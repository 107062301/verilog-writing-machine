==> flow/design.v <==
`timescale 1ns / 1ps
module clock_div(
    input clk,
    input rst,
    input [25:0] speed_x,
    input [25:0] speed_y,
    output reg new_clk_x,
    output reg new_clk_y
    );
    reg [25:0] count_x,count_y;
    always @ (posedge(clk),posedge(rst))
    begin
        if (rst == 1'b1)
        begin 
            count_x = 26'b0;   
            new_clk_x = 1'b0;            
        end
        else if (count_x == speed_x)
        begin
            count_x = 26'b0;
            new_clk_x = ~new_clk_x;
        end
        else
        begin
            count_x = count_x + 1'b1;
            new_clk_x = new_clk_x;
        end
    end
    always @ (posedge(clk),posedge(rst))
    begin
        if (rst == 1'b1)
        begin 
            count_y = 26'b0;   
            new_clk_y = 1'b0;            
        end
        else if (count_y == speed_y)
        begin
            count_y = 26'b0;
            new_clk_y = ~new_clk_y;
        end
        else
        begin
            count_y = count_y + 1'b1;
            new_clk_y = new_clk_y;
        end
    end
endmodule
# == Reports on clock_div ==
# What the tools print for clock_div, step after step.
# Lines are those of the file above, counted from 1.
# Operators carry their Yosys type and port widths (W data, S select, Z words).
# A cell with -- has no value.
# design
top_module,clock_div
clk_port,clk
library,sky130hd
corner,tt_025C_1v80

# == Word level ==
# Source: Yosys, flattened and elaborated, memories not mapped. Widths are those after wreduce; folded enables and synchronous resets count as part of the registers. Registers that Yosys merges into a memory's read port (data or address) are not register bits. Print and check cells do not count. Equal cells are merged and count once.
# word_totals
register_bits,54
output_inout_bits,2
# classes
addsub,2
n_eq,2
muxes,2
n_logic,2
# op_table
op,n
$add A26 B1 Y26 const B,2
$eq A26 B26 Y1,2
$mux W26,2
$not A1 Y1,2

# == Depth ==
# Yosys ltp: most cells in a row. Word level: on the elaborated netlist, between registers, memories and ports. Mapped: between sequential cells and ports; inverters and the memories' decode and read muxes count.
# depth
ltp_word,2
ABC_AREA,1
mapped_depth,10
mapped_depth_nobuf,9

# == Synthesis result ==
# The flow's flattened synthesis, as Yosys stat reports it; memories are mapped. The netlist is that of the ABC_AREA named above (0 if unset); the other value can give another one.
# mapped
cells,642
area_um2,4026.4
seq_area_um2,1351.3
flip_flops,54
n_buf,4
# types
cell_type,n,type_area_um2
sky130_fd_sc_hd__dfrtp_1,54,1.35E+03
sky130_fd_sc_hd__nand2_1,240,900.864
sky130_fd_sc_hd__nor2_1,112,420.403
sky130_fd_sc_hd__inv_1,89,334.07
sky130_fd_sc_hd__xor2_1,37,324.061
sky130_fd_sc_hd__nor2_2,28,175.168
sky130_fd_sc_hd__nand3_1,24,120.115
sky130_fd_sc_hd__nand4_1,9,56.304
sky130_fd_sc_hd__inv_2,14,52.55
sky130_fd_sc_hd__nor3_1,10,50.048
sky130_fd_sc_hd__xnor2_1,5,43.792
sky130_fd_sc_hd__nor2_8,2,40.038
sky130_fd_sc_hd__buf_8,2,30.029
sky130_fd_sc_hd__o21ai_0,6,30.029
sky130_fd_sc_hd__ha_1,2,25.024
sky130_fd_sc_hd__buf_6,2,22.522
sky130_fd_sc_hd__nand2_2,3,18.768
sky130_fd_sc_hd__nor3_4,1,16.266
# Not listed: further types 2, cells in them 2.

# == Path before layout ==
# Source: OpenSTA report_checks on the synthesized netlist (no wires, ideal clock, input and output delay 20% of the period each), path of least setup slack; recovery checks are left aside. Register names are those of the netlist, which keeps one name where synthesis merged equal registers.
# synth_timing
kind,register to register
startpoint,reg count_y[0]
endpoint,reg count_y[14]
clock_period_ns,2.17
setup_ns,0.121
launch_ns,0.000
t_arrival_ns,1.400
t_required_ns,2.049
setup_slack_ns,0.649
path_delay_ns,1.521
path_stages,9
n_path_buf,0
synth_period_reached_ns,1.521
# "path_delay_ns" is the arrival time less input delay plus setup time.
# "path_stages" counts driving pins, that of a launching flip-flop among them; a cell with two outputs on the path counts twice.
# "synth_period_reached_ns" = period - worst setup slack (recovery checks aside). The figure is calculated, with input and output delays left at 20% of the set period.
# The rows between start and end are the longest chain of elaborated cells between them; the timing report does not say that the signal goes this way. Where chains are equally long, one stands for them.
# Each line given opens the expression or statement behind the cell; cells for indexed reads and writes are added by Yosys, which also makes memories of some case tables.
# A register here has more assigning lines than the two given.
# synth_between
path_cell_list,sky130_fd_sc_hd__dfrtp_1 > sky130_fd_sc_hd__ha_1 > sky130_fd_sc_hd__nand2_1 > sky130_fd_sc_hd__nor2_1 > sky130_fd_sc_hd__nand2_1 > sky130_fd_sc_hd__inv_1 > sky130_fd_sc_hd__nand3_1 > sky130_fd_sc_hd__o21ai_0 > sky130_fd_sc_hd__nor2_1
elab_chain_len,2
cells_between,3
# synth_rtl
item,line,text
from (decl),10,"reg [25:0] count_x,count_y;"
from (assign),33,count_y = 26'b0;
from (assign),43,count_y = count_y + 1'b1;
$add A26 B1 Y26,43,
$mux W26,36,else if (count_y == speed_y)
to (assign),38,count_y = 26'b0;
to (assign),43,
to (decl),10,

# == Worst path after layout ==
# From the final timing report of run 1: the path of least setup slack in the routed layout; clock arrival at registers is part of the times.
# layout_timing
kind,input to register
startpoint,in speed_y[25]
endpoint,reg count_y[21]
clock_period_ns,2.84
in_delay_ns,0.57
setup_ns,0.13
launch_ns,0.57
t_arrival_ns,2.25
t_required_ns,3.00
setup_slack_ns,0.75
path_stages,10
n_path_buf,1
# The rows between start and end are the longest chain of elaborated cells between them; the timing report does not say that the signal goes this way. Where chains are equally long, one stands for them.
# A register here has more assigning lines than the two given.
# layout_between
path_cell_list,sky130_fd_sc_hd__clkdlybuf4s50_1 > sky130_fd_sc_hd__inv_1 > sky130_fd_sc_hd__nand2_1 > sky130_fd_sc_hd__nand2_1 > sky130_fd_sc_hd__nor2_1 > sky130_fd_sc_hd__nand2_1 > sky130_fd_sc_hd__nor2_2 > sky130_fd_sc_hd__nand2_2 > sky130_fd_sc_hd__nor2_8 > sky130_fd_sc_hd__nor2_1
elab_chain_len,2
cells_between,2
# layout_rtl
item,line,text
from (decl),6,"input [25:0] speed_y,"
$eq A26 B26 Y1,36,else if (count_y == speed_y)
$mux W26,36,
to (assign),38,count_y = 26'b0;
to (assign),43,count_y = count_y + 1'b1;
to (decl),10,"reg [25:0] count_x,count_y;"

# Settings and measured results of 2 stored flow runs for module clock_div (sky130hd), not sorted in any way. The constraints put input and output delay at 20% of the set period each and load the outputs with 0.01 pF.
# "achieved_clock_period_ns" = clock period - worst setup slack. The figure is calculated, with input and output delays left at 20% of the set period.
# "worst_path_time_ns" means the part of the period allowed to the worst setup path (the constraints hold back 20% at inputs and 20% at outputs) less its slack; where the path has registers, the arrival times of their clocks count too.
# By "power_mw" is meant OpenSTA's value without simulated activity: inputs other than the clock are taken to toggle once in ten clock periods, and the tool carries that through the logic.
# A setting shown as - is not set for that run.
name,run 1,run 2
period_ns,2.84,2.43
CORE_UTILIZATION,35,24
SETUP_SLACK_MARGIN,0.41,0.03
HOLD_SLACK_MARGIN,0.0,0.06
CORE_MARGIN,4,8
CELL_PAD_IN_SITES_DETAIL_PLACEMENT,0,-
ABC_AREA,1,-
GPL_ROUTABILITY_DRIVEN,1,-
CAP_MARGIN,0,20
SLEW_MARGIN,0,20
MIN_ROUTING_LAYER,met2,met2
PLACE_DENSITY_LB_ADDON,-,0.1
CORE_ASPECT_RATIO,-,0.62
CELL_PAD_IN_SITES_GLOBAL_PLACEMENT,-,0
TNS_END_PERCENT,-,60
setupTns_ns,0.000,0.000
layout_stdcell_area_um2,4857.2,4086.4
setup_ws_ns,0.753,0.228
power_mw,2.699,1.825
post_route_util_pct,44.0,31.4
design_die_area_um2,13283.7,17089.4
worst_path_time_ns,1.52,1.72
critical_path_type,input to register,input to register
achieved_clock_period_ns,2.087,2.202
final_hold_ws_ns,0.556,0.473
post_synth_area_um2,4026.4,3136.8
